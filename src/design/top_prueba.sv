==> flow/design.v <==
module LectorDigitos (
    input logic clk,
    input logic operador,
    input logic [3:0] col,
    output logic [15:0] num
);
    reg [1:0] cont = 0;
    reg [15:0] next_num = 0;
    always_ff @(posedge clk) begin
        if (operador) begin
           cont <= cont + 1'b1;
           next_num <= {next_num[11:0], col};
        end
        else begin
            case (cont)
            2'b00: begin num = 16'b0; next_num = 0; end
            2'b01: begin
                num = next_num;
            end
            2'b10: begin
                num = next_num;
            end
            2'b11: begin 
                num = next_num;
                next_num = 0; 
                end
            default: begin num = 0; next_num = 0; end
        endcase
        end
    end
endmodule
module display (
    input logic clk,
    input logic [15:0] bcd,
    output logic [3:0] anodos,
    output logic [6:0] segmentos
);
    logic [3:0] a;
    logic [3:0] b;
    logic [3:0] c;
    reg [3:0] digit;
    reg [1:0] select=0;
    assign a = bcd[11:8];
    assign b = bcd[7:4];
    assign c = bcd[3:0];
    always_ff @(posedge clk) begin
        select <= select + 1'b1; 
    end
    always_comb begin
        case (select)  
            2'b00: begin
                anodos = 4'b0001;  
                digit = 4'b0000;
            end
            2'b01: begin
                anodos = 4'b0010;  
                digit = a;
            end
            2'b10: begin
                anodos = 4'b0100;  
                digit = b;
            end
            2'b11: begin 
                anodos = 4'b1000;  
                digit = c;
            end
            default: begin
                anodos = 4'b0001;
                digit = 4'b1111;
            end
        endcase  
    end
    always_comb begin
        case(digit)
            4'd0: segmentos = 7'b0111111;  
            4'd1: segmentos = 7'b0000110;  
            4'd2: segmentos = 7'b1011011;  
            4'd3: segmentos = 7'b1001111;  
            4'd4: segmentos = 7'b1100110;  
            4'd5: segmentos = 7'b1101101;  
            4'd6: segmentos = 7'b1111101;  
            4'd7: segmentos = 7'b0000111;  
            4'd8: segmentos = 7'b1111111;  
            4'd9: segmentos = 7'b1101111;  
            default: segmentos = 7'b1111111;  
        endcase
    end
endmodule
module suma (
    input logic clk,     
    input logic [15:0] num1,
    input logic [15:0] num2,
    output logic [15:0] resultado
);
    reg [15:0] num;
    always_ff @( posedge clk ) begin
        if (num1 != 0 && num2 != 0) begin
           num <= num1+num2; 
        end
    end
    assign resultado = num;
endmodule
module SumaTop (
    input logic clk,
    input logic rst,
    input logic operador,
    input logic [3:0] col,
    output logic [3:0] anodos,
    output logic [6:0] segmentos
);
    reg [1:0] contador;
    reg [15:0] numero;
    logic [15:0] num1;
    logic [15:0] num2;
    logic [15:0] resultado;
    LectorDigitos Entradas(
        .clk(clk),
        .operador(operador),
        .col(col),
        .num(num1)
        );
    display Sevens(
        .clk(clk),
        .bcd(num1),
        .anodos(anodos),
        .segmentos(segmentos)
        );
    suma Adder(
        .clk(clk),
        .num1(num1),
        .num2(num2),
        .resultado(numero)
        );
    always_ff @(posedge clk) begin
        if (contador == 0) begin
            resultado <= num1;
        end
        else if (contador == 2'b01) begin
            resultado <= num2;
        end
        else if (contador == 2'b10) begin
            num2 <= resultado;
        end
        else if (contador == 2'b11) begin
            resultado <= numero;
        end        
    end
    always @(~rst) begin
        contador <= contador + 1'b1;
    end
endmodule
# Step by step through the tools: SumaTop
# What the tools print for SumaTop, step after step.
# Line numbers count from 1 in the design file above.
# Not given: --
[setup]
top_module = "SumaTop"
clock = "clk"
lib = "sky130hd"
corner = "tt_025C_1v80"

# Elaborated design
# Source: Yosys, flattened and elaborated, memories not mapped. Widths are those after wreduce. Registers that Yosys merges into a memory's read port (data or address) are not register bits. Print and check cells do not count. Equal cells are merged and count once.
# Memory sizes are those after Yosys's memory passes, which may raise the word count (mostly to a power of two), join words into wider ones and drop unused or constant bits.
[bits]
ff_bits = 28
rom_bits = 112
mem_count = 1
input_bits = 7
out_inout_bits = 11
word_cells = 24
[mem_list]
columns = ["memory", "words", "word_bits", "rd", "wr", "line_no", "rtl"]
rows = [
  ["(no name shown)", 16, 7, 1, 0, 74, "case(digit)"],
]
[classes]
n_addsub = 2
equal = 7
muxes = 5
n_reduce_logical = 5
[ops]
columns = ["operator", "count"]
rows = [
  ["case mux 4 bit (select 4 bit)", 2],
  ["case mux 12 bit (select 2 bit)", 1],
  ["two-way mux 12 bit", 2],
  ["== test 2 bit with constant B", 4],
  ["adder 2 x 1 -> 2 bit with constant B", 2],
  ["== test 2 x 1 -> 1 bit with constant B", 2],
  ["zero test 2 bit", 2],
  ["OR reduction 2 bit", 2],
  ["OR reduction 3 bit", 1],
  ["!= test 2 x 1 -> 1 bit with constant B", 1],
]

# Depth
# Yosys ltp: most cells in a row. Word level: on the elaborated netlist, between registers, memories and ports. Mapped: between sequential cells and ports; inverters and the memories' decode and read muxes count.
[logic_depth]
depth_word = 4
abc_area = 0
depth_mapped = 8
depth_no_buf = 8

# Netlist
# The flow's flattened synthesis, as Yosys stat reports it; memories are mapped. The netlist is that of the ABC_AREA named above (0 if unset); the other value can give another one.
# Totals and module areas in this step are rounded.
[mapped]
cell_count = 96
yosys_area_um2 = 1339
seq_area_um2 = 820.8
flip_flops = 28
buf_cells = 2
[by_type]
columns = ["cell", "count", "type_area_um2"]
rows = [
  ["sky130_fd_sc_hd__edfxtp_1", 26, 780.749],
  ["sky130_fd_sc_hd__ha_1", 14, 175.168],
  ["sky130_fd_sc_hd__and2_1", 12, 75.072],
  ["sky130_fd_sc_hd__nor2b_1", 12, 75.072],
  ["sky130_fd_sc_hd__a222oi_1", 4, 40.038],
  ["sky130_fd_sc_hd__dfxtp_1", 2, 40.038],
  ["sky130_fd_sc_hd__inv_1", 9, 33.782],
  ["sky130_fd_sc_hd__a22oi_1", 3, 22.522],
  ["sky130_fd_sc_hd__and4bb_2", 1, 12.512],
  ["sky130_fd_sc_hd__mux2_2", 1, 11.261],
  ["sky130_fd_sc_hd__mux2i_1", 1, 10.01],
  ["sky130_fd_sc_hd__or4b_1", 1, 10.01],
  ["sky130_fd_sc_hd__a21o_2", 1, 8.758],
  ["sky130_fd_sc_hd__clkbuf_1", 2, 7.507],
  ["sky130_fd_sc_hd__nand2_1", 2, 7.507],
  ["sky130_fd_sc_hd__nor3b_1", 1, 7.507],
  ["sky130_fd_sc_hd__a31oi_1", 1, 6.256],
  ["sky130_fd_sc_hd__or2_2", 1, 6.256],
]
# Not listed: further types 2, cells in them 2.
# By module: a second synthesis without flattening, with its own total; a netlist apart from the flattened one above.
[unflattened]
cells_unflattened = 112
area_unflattened_um2 = 1642
# Each row is one instance without its submodules.
[by_module]
columns = ["mod", "n_inst", "cells", "mod_area_um2", "mod_seq_area_um2"]
rows = [
  ["LectorDigitos", 1, 73, 1269, 1021],
  ["display", 1, 39, 372.9, 40.0],
  ["SumaTop", 1, 0, 0.0, 0.0],
]

# Worst setup path after synthesis
# OpenSTA on the mapped netlist: ideal clock, no wires. The path of least setup slack (recovery checks aside). Input and output delay are each 20% of the period. Register names are those of the netlist, which keeps one name where synthesis merged equal registers.
[synth_path]
path_type = "register to output"
from = "register Sevens.select[1]"
to = "output segmentos[1]"
clock_period_ns = 2.9
out_delay_ns = 0.580
t_first_pin_ns = 0.000
t_arrival_ns = 2.004
required_ns = 2.320
setup_slack_ns = 0.316
path_delay_ns = 2.004
stages = 7
path_buffers = 0
period_less_setup_slack_ns = 2.584
# "path_delay_ns" = arrival - input delay + setup time.
# A path that ends at an output port has no setup time.
# "stages": output pins that drive a net of the path, with the launching flip-flop's if there is one; two outputs of one cell count as two.
# "period_less_setup_slack_ns" = period - worst setup slack (recovery checks aside). The figure is calculated, with input and output delays left at 20% of the set period.
# The rows between start and end are the longest chain of elaborated cells between them; the timing report does not say that the signal goes this way. Where chains are equally long, one stands for them.
# A line is the first line of the expression or statement that the cell stems from. Yosys adds cells for indexed reads and writes and turns some case tables into memories.
# The chain passes a memory read, where the word-level depth is cut; so it can be longer than that depth.
[synth_between]
path_cell_list = "sky130_fd_sc_hd__dfxtp_1 > sky130_fd_sc_hd__inv_1 > sky130_fd_sc_hd__ha_1 > sky130_fd_sc_hd__a222oi_1 > sky130_fd_sc_hd__nor2_1 > sky130_fd_sc_hd__ha_1 > sky130_fd_sc_hd__or4b_1"
elab_chain_len = 3
cone_cells = 6
lines_between = 2
classes_between = "eq/ne: 3; mux: 1; reduce/logical: 1; memory: 1"
[synth_rtl]
columns = ["element", "line_no", "rtl"]
rows = [
  ["start: declaration", 42, "reg [1:0] select=0;"],
  ["start: assignment", 47, "select <= select + 1'b1;"],
  ["== test 2 bit", 50, "case (select)"],
  ["case mux 4 bit (select 4 bit)", 50, ""],
  ["memory (16 x 7 bit)", 74, "case(digit)"],
  ["end: declaration", 109, "output logic [6:0] segmentos"],
]

# Path in the finished layout
# Path of least setup slack in the final report of stored run 1 (OpenROAD, finished layout, wires in). Where an end is a register, its clock arrival counts in the times.
[layout_path]
path_type = "register to output"
from = "register Sevens.select[1]"
to = "output segmentos[1]"
clock_period_ns = 3.79
out_delay_ns = 0.76
t_first_pin_ns = 0.27
t_arrival_ns = 2.36
required_ns = 3.03
setup_slack_ns = 0.68
stages = 9
path_buffers = 3
# The rows between start and end are the longest chain of elaborated cells between them; the timing report does not say that the signal goes this way. Where chains are equally long, one stands for them.
# The chain passes a memory read, where the word-level depth is cut; so it can be longer than that depth.
[layout_between]
path_cell_list = "sky130_fd_sc_hd__dfxtp_4 > sky130_fd_sc_hd__buf_4 > sky130_fd_sc_hd__ha_4 > sky130_fd_sc_hd__a222oi_1 > sky130_fd_sc_hd__or2_4 > sky130_fd_sc_hd__buf_6 > sky130_fd_sc_hd__ha_4 > sky130_fd_sc_hd__or4b_1 > sky130_fd_sc_hd__buf_2"
elab_chain_len = 3
cone_cells = 6
lines_between = 2
classes_between = "eq/ne: 3; mux: 1; reduce/logical: 1; memory: 1"
[layout_rtl]
columns = ["element", "line_no", "rtl"]
rows = [
  ["start: declaration", 42, "reg [1:0] select=0;"],
  ["start: assignment", 47, "select <= select + 1'b1;"],
  ["== test 2 bit", 50, "case (select)"],
  ["case mux 4 bit (select 4 bit)", 50, ""],
  ["memory (16 x 7 bit)", 74, "case(digit)"],
  ["end: declaration", 109, "output logic [6:0] segmentos"],
]

# Module SumaTop, platform sky130hd: 2 stored runs of the flow (Yosys, OpenROAD) with differing settings, in no particular order. Input and output delays are each 20% of the period that was set; the output load is 0.01 pF.
# "achieved_clock_period_ns" is the run's clock period less its worst setup slack. It is reckoned from that one timing run; input and output delays stay at 20% of the period that was set.
# "critical_path_time_ns" is the time allowed to the run's worst setup path (the clock period less input and output delay, where it has them) less its slack. Clock arrival times count: a late capture clock shortens it, a late launch clock lengthens it.
# "design_power_mw": no workload was simulated; the value follows from the tool's default switching activity.
# The results are shown rounded.

[[run]]
name = "stored run 1"
[run.settings]
period_ns = 3.79
CORE_UTILIZATION = 21
SETUP_SLACK_MARGIN = 0.6
CORE_ASPECT_RATIO = 0.83
GPL_TIMING_DRIVEN = 0
CTS_CLUSTER_DIAMETER = 314
CAP_MARGIN = 30
SLEW_MARGIN = 40
MIN_ROUTING_LAYER = "met2"
CORE_MARGIN = 2
[run.results]
synthesis_area_um2 = 1339
critical_path_time_ns = 2.36
worst_setup_path_type = "register to output"
design.die.area_um2 = 7032
timing.setup.tns_ns = 0.000
design_power_mw = 0.6459
timing.setup.ws_ns = 0.676
finalUtil_pct = 30.3
post_route_stdcell_area_um2 = 1861
hold_ws_ns = 0.504
achieved_clock_period_ns = 3.114

[[run]]
name = "stored run 2"
[run.settings]
period_ns = 2.68
CORE_UTILIZATION = 54
SETUP_SLACK_MARGIN = -0.02
PLACE_DENSITY_LB_ADDON = 0.01
CORE_MARGIN = 5
CELL_PAD_IN_SITES_GLOBAL_PLACEMENT = 2
CELL_PAD_IN_SITES_DETAIL_PLACEMENT = 0
CTS_CLUSTER_DIAMETER = 193
CAP_MARGIN = 0
SLEW_MARGIN = 30
MIN_ROUTING_LAYER = "met2"
MAX_ROUTING_LAYER = "met4"
[run.results]
synthesis_area_um2 = 1339
critical_path_time_ns = 2.42
worst_setup_path_type = "register to output"
design.die.area_um2 = 3575
timing.setup.tns_ns = -1.275
design_power_mw = 0.7892
timing.setup.ws_ns = -0.274
finalUtil_pct = 77.0
post_route_stdcell_area_um2 = 1873
hold_ws_ns = 0.540
achieved_clock_period_ns = 2.954
